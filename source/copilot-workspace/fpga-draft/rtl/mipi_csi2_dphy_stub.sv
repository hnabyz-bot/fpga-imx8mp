==> flow/design.v <==
module csi2_tx_dphy_stub #(
    parameter integer LANES = 4
) (
    input  wire        clk,
    input  wire        rst_n,
    input  wire [7:0]  s_axis_tdata,
    input  wire        s_axis_tvalid,
    output wire        s_axis_tready,
    input  wire        s_axis_tlast,
    input  wire        s_axis_tuser,
    output wire        mipi_clk_p,
    output wire        mipi_clk_n,
    output wire [LANES-1:0] mipi_data_p,
    output wire [LANES-1:0] mipi_data_n
);
    localparam integer BITS_PER_BYTE = 8;
    reg [1:0]          lane_ptr_q;
    reg [7:0]          lane_shift   [0:LANES-1];
    reg [2:0]          lane_cnt     [0:LANES-1];
    reg                lane_active  [0:LANES-1];
    wire lane_available = (lane_active[lane_ptr_q] == 1'b0);
    assign s_axis_tready = lane_available;
    wire accept_byte = s_axis_tvalid && s_axis_tready;
    integer i;
    always @(posedge clk or negedge rst_n) begin
        if (!rst_n) begin
            lane_ptr_q <= 2'd0;
            for (i = 0; i < LANES; i = i + 1) begin
                lane_shift[i]  <= 8'hFF;
                lane_cnt[i]    <= 3'd0;
                lane_active[i] <= 1'b0;
            end
        end else begin
            if (accept_byte) begin
                lane_shift[lane_ptr_q]  <= s_axis_tdata;
                lane_cnt[lane_ptr_q]    <= BITS_PER_BYTE-1;
                lane_active[lane_ptr_q] <= 1'b1;
                lane_ptr_q              <= (lane_ptr_q == LANES-1) ? 2'd0 : lane_ptr_q + 1'b1;
            end
            for (i = 0; i < LANES; i = i + 1) begin
                if (lane_active[i]) begin
                    lane_shift[i] <= {lane_shift[i][6:0], 1'b0};
                    if (lane_cnt[i] == 3'd0) begin
                        lane_active[i] <= 1'b0;
                    end else begin
                        lane_cnt[i] <= lane_cnt[i] - 1'b1;
                    end
                end
            end
        end
    end
    reg [LANES-1:0] lane_bit_q;
    always @(posedge clk or negedge rst_n) begin
        if (!rst_n) begin
            lane_bit_q <= {LANES{1'b1}};
        end else begin
            for (i = 0; i < LANES; i = i + 1) begin
                lane_bit_q[i] <= lane_active[i] ? lane_shift[i][7] : 1'b1;  
            end
        end
    end
    assign mipi_clk_p = clk;
    assign mipi_clk_n = ~clk;
    assign mipi_data_p = lane_bit_q;
    assign mipi_data_n = ~lane_bit_q;
endmodule
Step by step through the tools: csi2_tx_dphy_stub
Tool output for the design above, in the order of the flow.
Lines are those of the file above, counted from 1.
Library cell names are shortened.
{"block": "setup", "top": "csi2_tx_dphy_stub", "clock": "clk", "library": "sky130hd", "corner": "tt_025C_1v80"}

Word-level counts
Counts by Yosys on the flattened word-level netlist (proc, flatten, opt, wreduce). Print and check cells are left out. Cells with the same type and inputs are merged into one.
{"block": "bits", "regBits": 54, "inputBits": 13, "out_inout_bits": 11}
{"block": "classes", "addsub": 5, "equal": 3, "n_mux": 50, "logic": 3, "reduce_and_logical": 18}
{"block": "ops", "cell": "two-way mux 8 bit", "count": 12}
{"block": "ops", "cell": "two-way mux 3 bit", "count": 16}
{"block": "ops", "cell": "two-way mux 1 bit", "count": 20}
{"block": "ops", "cell": "nonzero test 2 bit", "count": 8}
{"block": "ops", "cell": "subtractor 3 x 1 -> 3 bit (second input constant)", "count": 4}
{"block": "ops", "cell": "logical NOT 3 bit", "count": 4}
{"block": "ops", "cell": "AND reduction 2 bit", "count": 4}
{"block": "ops", "cell": "== test 2 bit (second input constant)", "count": 2}
{"block": "ops", "cell": "NOT 4 bit", "count": 1}
{"block": "ops", "cell": "parallel mux 1 bit (select 4 bit)", "count": 1}
{"block": "ops", "cell": "NOT 1 bit", "count": 2}
{"block": "ops", "cell": "adder 2 x 1 -> 2 bit (second input constant)", "count": 1}
{"block": "ops", "cell": "== test 2 x 1 -> 1 bit (second input constant)", "count": 1}
{"block": "ops", "cell": "logical NOT 2 bit", "count": 1}
{"block": "ops", "cell": "two-way mux 2 bit", "count": 1}
{"block": "ops", "cell": "logical AND 1 bit", "count": 1}

Depth
Longest topological path by Yosys (ltp), each cell counted once; first at word level (registers and memories cut), then after technology mapping (sequential cells cut; the memories' decode and read muxes count).
{"block": "depth", "word_depth": 7, "abc_area": 1, "mapped_depth": 9}

Synthesis result
Yosys stat after the flow's synthesis: flattened, memories mapped to cells. It holds for the ABC_AREA given above (unset counts as 0); a run with the other value may have another netlist.
{"block": "mapped", "mapped_cells": 339, "mapped_area_um2": 2802.7, "seqArea_um2": 1396.3, "ff_cells": 54}
{"block": "by_type", "cell_type": "dfstp_2", "count": 36, "area_total_um2": 945.907}
{"block": "by_type", "cell_type": "dfrtp_1", "count": 18, "area_total_um2": 450.432}
{"block": "by_type", "cell_type": "nand2_1", "count": 99, "area_total_um2": 371.606}
{"block": "by_type", "cell_type": "inv_1", "count": 44, "area_total_um2": 165.158}
{"block": "by_type", "cell_type": "o21ai_0", "count": 33, "area_total_um2": 165.158}
{"block": "by_type", "cell_type": "ha_1", "count": 12, "area_total_um2": 150.144}
{"block": "by_type", "cell_type": "nand3_1", "count": 27, "area_total_um2": 135.13}
{"block": "by_type", "cell_type": "nor2_1", "count": 21, "area_total_um2": 78.826}
{"block": "by_type", "cell_type": "o211ai_1", "count": 6, "area_total_um2": 45.043}
{"block": "by_type", "cell_type": "a21oi_2", "count": 4, "area_total_um2": 35.034}
{"block": "by_type", "cell_type": "buf_6", "count": 3, "area_total_um2": 33.782}
{"block": "by_type", "cell_type": "a21oi_1", "count": 6, "area_total_um2": 30.029}
{"block": "by_type", "cell_type": "nand3_2", "count": 3, "area_total_um2": 30.029}
{"block": "by_type", "cell_type": "clkbuf_1", "count": 6, "area_total_um2": 22.522}
{"block": "by_type", "cell_type": "buf_2", "count": 4, "area_total_um2": 20.019}
{"block": "by_type", "cell_type": "or2_2", "count": 3, "area_total_um2": 18.768}
{"block": "by_type", "cell_type": "xor2_1", "count": 2, "area_total_um2": 17.517}
{"block": "by_type", "cell_type": "o21ai_4", "count": 1, "area_total_um2": 16.266}
Other cell types: 9; their cells: 11.

FLOW RESULTS
============

Record of 2 stored runs of the RTL-to-layout flow on csi2_tx_dphy_stub, platform sky130hd. The runs are unordered. Constraints: input delay and output delay 20% of the set period each, output load 0.01 pF.
"achieved_clock_period_ps" means the clock period less the worst setup slack. The figure is calculated, with input and output delays left at 20% of the set period.
"worst_path_allowed_less_slack_ps": the worst setup path's part of the clock period (all of it between registers, 20% less for each end at a port) less its slack. A launch clock that arrives late makes it longer, a capture clock that arrives late makes it shorter.
"fin_power_w" is the tool's figure for a default switching activity; nothing was simulated.
"worst_path_allowed_less_slack_ps" is known to 10 ps.

{"run": "stored run 1", "settings": { "period_ns": 3.07, "CORE_UTILIZATION": 21, "PLACE_DENSITY": 0.82, "CORE_ASPECT_RATIO": 0.97, "CORE_MARGIN": 6, "ABC_AREA": 1, "GPL_TIMING_DRIVEN": 0, "CTS_CLUSTER_SIZE": 16, "CTS_CLUSTER_DIAMETER": 145, "CAP_MARGIN": 10, "MIN_ROUTING_LAYER": "met2", "SLEW_MARGIN": 20 }, "results": { "yosys.chip_area_um2": 2802.7, "design.die.area_um2": 16263.4, "final_cell_area_um2": 3449.6, "utilization_pct": 26.5, "worstSetupSlack_ps": 91, "fin_tns_ps": 0, "fin_power_w": 0.003929 }}
{"run": "stored run 2", "settings": { "period_ns": 2.29, "CORE_UTILIZATION": 71, "CAP_MARGIN": 20, "CORE_MARGIN": 2, "SLEW_MARGIN": 20 }, "results": { "yosys.chip_area_um2": 2855.2, "design.die.area_um2": 4544.8, "final_cell_area_um2": 3358.2, "utilization_pct": 85.2, "worstSetupSlack_ps": -13, "fin_tns_ps": -13, "fin_power_w": 0.005178, "achieved_clock_period_ps": 2303, "worst_path_allowed_less_slack_ps": 1850, "worst_setup_path_type": "flip-flop to output port" }}
